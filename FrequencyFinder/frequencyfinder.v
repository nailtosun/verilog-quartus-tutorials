==> flow/design.v <==
module frequencyfinder(clk,serial_in,pushbuttond,pushbuttoni,period);
input clk;
input pushbuttoni,pushbuttond;
input [11:0] serial_in;
output reg [31:0] period;
integer pushbuttond_counter;
integer pushbuttoni_counter;
reg [31:0] trigger;
reg [11:0] memory_serial_in; 
integer counter,dummy;
initial
begin
trigger <= 2;
memory_serial_in<=0;
dummy <= 0;
counter <= 0;
period <=0;
end
always @(posedge clk)
begin
if (serial_in == trigger && memory_serial_in != trigger)
begin
counter <= counter +1;
end
if (counter == 1)
begin
dummy<= dummy +1;
end
if (counter == 2)
begin
		dummy <= dummy + 1;
	end
	if (counter <= 3)
	period <= dummy;
	if (pushbuttond == 0 && pushbuttond_counter < 'd1)
	begin
		pushbuttond_counter <= pushbuttond_counter + 'd1;
	end 
	else if (pushbuttond == 1) 
	begin
		pushbuttond_counter <= 0;
	end
	else
	begin
	trigger <= trigger - 1;
	end
	if (pushbuttoni == 0 && pushbuttoni_counter < 'd1)
	begin
		pushbuttoni_counter <= pushbuttoni_counter + 'd1;
	end 
	else if (pushbuttoni == 1) 
	begin
		pushbuttoni_counter <= 0;
	end
	else
	begin
		trigger <= trigger + 1;
	end
	memory_serial_in <= serial_in;
end
endmodule 
## Reports on frequencyfinder

The steps from the RTL of frequencyfinder to its reports follow in flow order.
Line numbers count from 1 in the design file above.
Not given: n/a

| set-up | value |
|---|---|
| top module | frequencyfinder |
| clock | clk |
| standard-cell library | sky130hd |
| library corner | tt_025C_1v80 |

## Word level

Counts by Yosys on the flattened word-level netlist (proc, flatten, opt, wreduce; memories kept). Register bits leave out memories and registers merged into their read ports (data or address). Print and check cells are left out. Cells with the same type and inputs are merged into one.

| storage and ports | value |
|---|---|
| bits in registers | 204 |
| input bits | 15 |
| cells after elaboration | 38 |
| output and inout bits | 32 |

| operators by class | value |
|---|---|
| bitwise gates (word level) | 2 |
| eq/ne operators | 4 |
| mux-type cells | 10 |
| magnitude comparators | 3 |
| add/sub/neg operators | 6 |
| reduce/logical cells | 6 |

Operators with widths:

| kind | count |
|---|---|
| 32-bit two-way mux | 10 |
| 32-bit by 1-bit adder with 32-bit output with constant B | 3 |
| 32-bit by 1-bit < comparator with 1-bit output with constant B | 2 |
| 32-bit by 2-bit adder with 32-bit output with constant B | 2 |
| 12-bit by 32-bit equality test with 1-bit output | 1 |
| 12-bit by 32-bit != test with 1-bit output | 1 |
| 32-bit by 1-bit subtractor with 32-bit output with constant B | 1 |
| 32-bit by 2-bit equality test with 1-bit output with constant B | 1 |
| 32-bit by 3-bit <= comparator with 1-bit output with constant B | 1 |
| 32-bit by 3-bit equality test with 1-bit output with constant B | 1 |
| 2-bit nonzero test | 3 |
| 1-bit logical AND | 3 |
| 1-bit inverter | 2 |

## Longest topological paths

Depth = most cells in a row (Yosys ltp): at word level without a register or memory, in the mapped netlist without a sequential cell, where the memories' decode and read muxes count.

| depth | value |
|---|---|
| depth in word-level cells | 5 |
| ABC_AREA | 0 |
| depth in mapped cells | 10 |
| gate-level depth less buffers | 9 |

## After synthesis

Source: synth_stat.txt of the flow (Yosys; design flattened, memories mapped). It holds for the ABC_AREA given above (unset counts as 0); a run with the other value may have another netlist.

| synthesis totals | value |
|---|---|
| sequential area | 5685.5 µm² |
| standard cells after synthesis | 654 |
| buffers | 16 |
| flip-flop cells | 204 |
| cell area after synthesis | 8613.3 µm² |

Cell types:

| cell type | count | total area (µm²) |
|---|---|---|
| sky130_fd_sc_hd__edfxtp_1 | 160 | 4.8E+03 |
| sky130_fd_sc_hd__dfxtp_1 | 44 | 880.845 |
| sky130_fd_sc_hd__xnor2_1 | 67 | 586.813 |
| sky130_fd_sc_hd__xor2_1 | 50 | 437.92 |
| sky130_fd_sc_hd__nor4_1 | 37 | 231.472 |
| sky130_fd_sc_hd__nor2_1 | 43 | 161.405 |
| sky130_fd_sc_hd__nand2_1 | 42 | 157.651 |
| sky130_fd_sc_hd__nand3_1 | 30 | 150.144 |
| sky130_fd_sc_hd__ha_1 | 10 | 125.12 |
| sky130_fd_sc_hd__nor3_1 | 25 | 125.12 |
| sky130_fd_sc_hd__nand4_1 | 19 | 118.864 |
| sky130_fd_sc_hd__and3_1 | 15 | 93.84 |
| sky130_fd_sc_hd__a32oi_1 | 9 | 78.826 |
| sky130_fd_sc_hd__inv_1 | 18 | 67.565 |
| sky130_fd_sc_hd__and4_1 | 7 | 61.309 |
| sky130_fd_sc_hd__and2_1 | 8 | 50.048 |
| sky130_fd_sc_hd__clkbuf_1 | 12 | 45.043 |
| sky130_fd_sc_hd__a21oi_1 | 6 | 30.029 |

Other cell types: 30; their cells: 52.

## Timing after synthesis

Path of least setup slack by OpenSTA after synthesis, without wires, with an ideal clock, recovery checks aside; 20% of the period is set as input and as output delay. Where synthesis merged equal registers, the netlist keeps one of their names.

| timing path post-synthesis | value |
|---|---|
| path kind | input-to-reg |
| start point | in pushbuttoni |
| end point | reg trigger[31] |
| required time | 5698 ps |
| buffers on the path | 1 |
| data arrival time | 3209 ps |
| external input delay | 1154 ps |
| stages | 6 |
| clock period | 5770 ps |
| path slack | 2490 ps |
| setup time | 72 ps |
| time at the first pin | 1154 ps |
| delay of the path | 2127 ps |
| synthesis period reached | 3280 ps |

"delay of the path" is the arrival time less input delay plus setup time.
"stages": output pins that drive a net of the path, with the launching flip-flop's if there is one; two outputs of one cell count as two.
"synthesis period reached" is the clock period less the worst setup slack; recovery checks do not enter. This is arithmetic on one report: input and output delays are still those of the set period (20% each).
The rows between start and end are the longest chain of elaborated cells between them; the timing report does not say that the signal goes this way. Where chains are equally long, one stands for them.
A line is the first line of the expression or statement that the cell stems from. Yosys adds cells for indexed reads and writes and turns some case tables into memories.

| between the ends, post-synthesis | value |
|---|---|
| path through | sky130_fd_sc_hd__a21oi_1 sky130_fd_sc_hd__inv_1 sky130_fd_sc_hd__clkbuf_1 sky130_fd_sc_hd__o2111ai_1 sky130_fd_sc_hd__a22oi_1 sky130_fd_sc_hd__xor2_1 |
| cells in the longest elaborated chain | 3 |
| elaborated cells on any way between the ends | 4 |
| source lines of those cells | 2 |
| those cells by class | mux: 2; logic: 1; reduce/logical: 1 |

RTL lines, path post-synthesis:

| what | line | source |
|---|---|---|
| start, declared | 3 | `input pushbuttoni,pushbuttond;` |
| 1-bit inverter | 47 | `if (pushbuttoni == 0 && pushbuttoni_counter < 'd1)` |
| 1-bit logical AND | 47 |  |
| 32-bit two-way mux | 47 |  |
| end, assigned | 45 | `trigger <= trigger - 1;` |
| end, assigned | 57 | `trigger <= trigger + 1;` |
| end, declared | 8 | `reg [31:0] trigger;` |

## Worst path after layout

Path of least setup slack in the final report of stored run 1 (OpenROAD, finished layout, wires in). Where an end is a register, its clock arrival counts in the times.
The report prints the path's times to 10 ps; the period is as set.

| timing path after layout | value |
|---|---|
| path kind | reg-to-reg |
| start point | reg trigger[7] |
| end point | reg trigger[22] |
| setup time | 110 ps |
| time at the first pin | 490 ps |
| data arrival time | 2740 ps |
| buffers on the path | 1 |
| stages | 8 |
| required time | 2660 ps |
| clock period | 2280 ps |
| path slack | -80 ps |

The rows between start and end are the longest chain of elaborated cells between them; the timing report does not say that the signal goes this way. Where chains are equally long, one stands for them.

| between the ends, after layout | value |
|---|---|
| path through | sky130_fd_sc_hd__dfxtp_1 sky130_fd_sc_hd__or4_4 sky130_fd_sc_hd__or4_4 sky130_fd_sc_hd__or3_4 sky130_fd_sc_hd__nor3_4 sky130_fd_sc_hd__buf_4 sky130_fd_sc_hd__a21oi_2 sky130_fd_sc_hd__xnor2_1 |
| cells in the longest elaborated chain | 5 |
| elaborated cells on any way between the ends | 6 |
| source lines of those cells | 6 |
| those cells by class | add/sub: 2; mux: 4 |

RTL lines, path after layout:

| what | line | source |
|---|---|---|
| start, declared | 8 | `reg [31:0] trigger;` |
| start, assigned | 45 | `trigger <= trigger - 1;` |
| start, assigned | 57 | `trigger <= trigger + 1;` |
| 32-bit by 1-bit subtractor with 32-bit output | 45 |  |
| 32-bit two-way mux | 39 | `else if (pushbuttond == 1)` |
| 32-bit two-way mux | 35 | `if (pushbuttond == 0 && pushbuttond_counter < 'd1)` |
| 32-bit two-way mux | 51 | `else if (pushbuttoni == 1)` |
| 32-bit two-way mux | 47 | `if (pushbuttoni == 0 && pushbuttoni_counter < 'd1)` |
| end, assigned | 45 |  |
| end, assigned | 57 |  |
| end, declared | 8 |  |

==> runs of frequencyfinder <==
Below are 2 stored runs of the flow (Yosys, OpenROAD; platform sky130hd) on frequencyfinder, each with its settings and what was measured, unordered. Constraints: input delay and output delay 20% of the set period each, output load 0.01 pF.
"achieved period": clock period set for the run, less the worst setup slack. It is reckoned from that one timing run; input and output delays stay at 20% of the period that was set.
"time used up by the worst setup path": the worst setup path's part of the clock period (all of it between registers, 20% less for each end at a port) less its slack. A launch clock that arrives late makes it longer, a capture clock that arrives late makes it shorter.
"overall power" is the tool's figure for a default switching activity; nothing was simulated.
"time used up by the worst setup path" is given in steps of 10 ps.
Among the settings, -- means not set for that run.

| run name | period_ns | CORE_UTILIZATION | SETUP_SLACK_MARGIN | PLACE_DENSITY_LB_ADDON | HOLD_SLACK_MARGIN | CORE_MARGIN | TNS_END_PERCENT | GPL_ROUTABILITY_DRIVEN | CAP_MARGIN | SLEW_MARGIN | CELL_PAD_IN_SITES_GLOBAL_PLACEMENT | CELL_PAD_IN_SITES_DETAIL_PLACEMENT | GPL_TIMING_DRIVEN | CTS_CLUSTER_SIZE | CTS_CLUSTER_DIAMETER | MAX_ROUTING_LAYER | achieved period (ps) | time used up by the worst setup path (ps) | worst path kind | standard-cell area after routing (µm²) | worst setup slack after layout (ps) | worst hold slack in the final report (ps) | overall power (uW) | Yosys chip area after synthesis (µm²) | summed negative setup slack (ps) | final utilization (%) | full die area (µm²) |
|---|---|---|---|---|---|---|---|---|---|---|---|---|---|---|---|---|---|---|---|---|---|---|---|---|---|---|---|
| stored run 1 | 2.28 | 47 | 0.25 | 0.11 | 0.23 | 3 | 75 | 0 | 20 | 20 | -- | -- | -- | -- | -- | -- | 2358 | 2360 | reg-to-reg | 11887.7 | -78 | 458 | 9576 | 8613.3 | -1015 | 67.6 | 19986.9 |
| stored run 2 | 3.97 | 46 | 0.64 | 0.17 | -- | 3 | -- | -- | 20 | 20 | 2 | 2 | 1 | 53 | 238 | met4 | 2979 | 2980 | reg-to-reg | 9746.9 | 991 | 506 | 4155 | 8613.3 | 0 | 53.7 | 20401.8 |
